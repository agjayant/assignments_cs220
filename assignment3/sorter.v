==> flow/design.v <==
module sorter (
clock ,  
reset ,  
input_weight ,  
grp1 , grp2, grp3, grp4, grp5 , grp6,  
cur_grp  
);  
input clock ;
input reset ;
input [11:0] input_weight ;
output [7:0] grp1;
output [7:0] grp2;
output [7:0] grp3;
output [7:0] grp4;
output [7:0] grp5;
output [7:0] grp6;
output [2:0] cur_grp;
wire clock ;
wire reset ;
wire [11:0] input_weight ;
reg [7:0] grp1 ;
reg [7:0] grp2 ;
reg [7:0] grp3 ;
reg [7:0] grp4 ;
reg [7:0] grp5 ;
reg [7:0] grp6 ;
reg [2:0] cur_grp;
reg flag ;     
reg i;  
reg [11:0] prev_weight;  
always @ (negedge clock)
begin : SORT  
  if (reset == 1'b1) begin
        grp1=0;
	grp2=0;
	grp3=0;
	grp4=0;
	grp5=0;
	grp6=0;
	flag = 1;
        cur_grp = 0 ; 
	prev_weight = 0;
  end 
  else if (input_weight == 0) begin
        flag = 1 ; 
        cur_grp = 0;
	prev_weight = 0;
  end 
  else begin
	 prev_weight = prev_weight + input_weight;
		  if (prev_weight >= 1 && prev_weight <= 200 ) begin 
			  cur_grp = 1;
			  if (flag == 1) begin
				  grp1 = grp1 + 1;
				  flag = 0;
			  end				 
		  end
		  else if (prev_weight > 200 && prev_weight < 501 ) begin 
			  cur_grp = 2;
			  if (flag == 1) begin
				  grp2 = grp2 + 1;
				  flag = 0;
			  end		
		  end
		  else if (prev_weight > 500 && prev_weight < 801 ) begin 
			  cur_grp = 3;
			  if (flag == 1) begin
				  grp3 = grp3 + 1;
				  flag = 0;
			  end		
		  end
		  else if (prev_weight > 800 && prev_weight < 1001 ) begin 
			  cur_grp = 4;
			  if (flag == 1) begin
				  grp4 = grp4 + 1;
				  flag = 0;
			  end		
		  end
		  else if (prev_weight > 1000 && prev_weight < 2001 ) begin 
			  cur_grp = 5;
			  if (flag == 1) begin
				  grp5 = grp5 + 1;
				  flag = 0;
			  end		
		  end
		  else begin
			  cur_grp = 6;
			  if (flag == 1) begin
				  grp6 = grp6 + 1;
				  flag = 0;
			  end		
		  end
  end 
end  
endmodule
==> Step by step through the tools: sorter <==
What the tools print for sorter, step after step.
Lines are those of the file above, counted from 1.
{ "design": {"top": "sorter", "clock": "clock", "cell_library": "sky130hd", "lib_corner": "tt_025C_1v80"} }

==> Word level <==
Source: Yosys, flattened and elaborated, memories not mapped. Widths are those after wreduce. Registers that Yosys merges into a memory's read port (data or address) are not register bits. Print and check cells do not count. Equal cells are merged and count once.
{ "bits": {"romBits": 0, "latchBits": 0, "clocked_rd_ports_x_width": 0, "register_bits": 64, "ram_bits": 0, "memories": 0, "word_cells": 55} }
{ "classes": {"n_eq": 0, "shift": 0, "n_mul": 0, "add_sub_neg": 7, "logic": 6, "reduce_and_logical": 15, "compare": 10, "n_div": 0, "mux": 6} }
{ "ops": {"columns": ["op", "count"], "rows": [
  ["adder 8 x 1 -> 8 bit (second input constant)", 6],
  ["greater-than comparator 12 x 10 -> 1 bit (second input constant)", 2],
  ["< comparator 12 x 10 -> 1 bit (second input constant)", 2],
  ["AND reduction 7 bit", 2],
  [">= comparator 12 x 1 -> 1 bit (second input constant)", 1],
  ["< comparator 12 x 11 -> 1 bit (second input constant)", 1],
  ["adder 12 bit", 1],
  ["greater-than comparator 12 x 8 -> 1 bit (second input constant)", 1],
  ["<= comparator 12 x 8 -> 1 bit (second input constant)", 1],
  ["greater-than comparator 12 x 9 -> 1 bit (second input constant)", 1],
  ["< comparator 12 x 9 -> 1 bit (second input constant)", 1],
  ["logical NOT 12 bit", 1],
  ["two-way mux 2 bit", 4],
  ["inverter 1 bit", 6],
  ["AND reduction 6 bit", 1],
  ["logical AND 1 bit", 5],
  ["AND reduction 5 bit", 1],
  ["OR reduction 5 bit", 1],
  ["AND reduction 4 bit", 1],
  ["AND reduction 3 bit", 1],
  ["OR reduction 3 bit", 1],
  ["OR reduction 2 bit", 1],
  ["two-way mux 1 bit", 2]
]} }

==> Longest topological paths <==
Longest topological path by Yosys (ltp), each cell counted once; first at word level (registers and memories cut), then after technology mapping (sequential cells cut; the memories' decode and read muxes count).
{ "logic_depth": {"ltp_word": 8, "abc_area": 0, "ltp_mapped": 13} }

==> Synthesis result <==
Source: synth_stat.txt of the flow (Yosys; design flattened, memories mapped). It holds for the ABC_AREA given above (unset counts as 0); a run with the other value may have another netlist.
{ "mapped": {"mapped_cells": 423, "synth_area_um2": 3631.0, "flip_flops": 64, "seqArea_um2": 1281.2, "buffers": 15} }
{ "types": {"columns": ["cell_type", "count", "area_total_um2"], "rows": [
  ["sky130_fd_sc_hd__dfxtp_1", 64, 1.28E+03],
  ["sky130_fd_sc_hd__nor2_1", 59, 221.462],
  ["sky130_fd_sc_hd__ha_1", 17, 212.704],
  ["sky130_fd_sc_hd__xnor2_1", 22, 192.685],
  ["sky130_fd_sc_hd__nand3_1", 21, 105.101],
  ["sky130_fd_sc_hd__a21oi_1", 19, 95.091],
  ["sky130_fd_sc_hd__xor2_1", 10, 87.584],
  ["sky130_fd_sc_hd__nand2_1", 23, 86.333],
  ["sky130_fd_sc_hd__nor2b_1", 12, 75.072],
  ["sky130_fd_sc_hd__nor3_1", 15, 75.072],
  ["sky130_fd_sc_hd__mux2i_1", 7, 70.067],
  ["sky130_fd_sc_hd__o21ai_0", 14, 70.067],
  ["sky130_fd_sc_hd__nor4_1", 11, 68.816],
  ["sky130_fd_sc_hd__and3_1", 10, 62.56],
  ["sky130_fd_sc_hd__nand4_1", 10, 62.56],
  ["sky130_fd_sc_hd__or3_1", 9, 56.304],
  ["sky130_fd_sc_hd__a21o_1", 7, 52.55],
  ["sky130_fd_sc_hd__inv_1", 12, 45.043]
]} }
Other cell types: 44; their cells: 81.

Wiki page: sorter / flow data

Below are 2 stored runs of the flow (Yosys, OpenROAD; platform sky130hd) on sorter, each with its settings and what was measured, unordered. Constraints: input delay and output delay 20% of the set period each, output load 0.01 pF.
"total_power_uw" rests on the timing tool's default activity at the inputs, not on a simulated workload.
[
  {
    "run": "run 1",
    "settings": { "period_ns": 13.8, "CORE_UTILIZATION": 26, "CELL_PAD_IN_SITES_GLOBAL_PLACEMENT": 0, "GPL_TIMING_DRIVEN": 0, "CTS_CLUSTER_DIAMETER": 226, "CAP_MARGIN": 20, "CORE_MARGIN": 2, "SLEW_MARGIN": 20 },
    "results": { "yosys.chip_area_um2": 3631.0, "die_um2": 14926.7, "final_cell_area_um2": 5009.8, "post_route_util_pct": 36.4, "setup_worst_slack_ns": 0.301, "timing.setup.tns_ns": 0.000, "final_hold_ws_ns": 0.496, "total_power_uw": 870.7 }
  },
  {
    "run": "run 2",
    "settings": { "period_ns": 11.9, "CORE_UTILIZATION": 15, "CAP_MARGIN": 20, "CORE_MARGIN": 2, "SLEW_MARGIN": 20 },
    "results": { "yosys.chip_area_um2": 3631.0, "die_um2": 25467.4, "final_cell_area_um2": 5696.7, "post_route_util_pct": 24.1, "setup_worst_slack_ns": 0.172, "timing.setup.tns_ns": 0.000, "final_hold_ws_ns": 0.491, "total_power_uw": 1230 }
  }
]
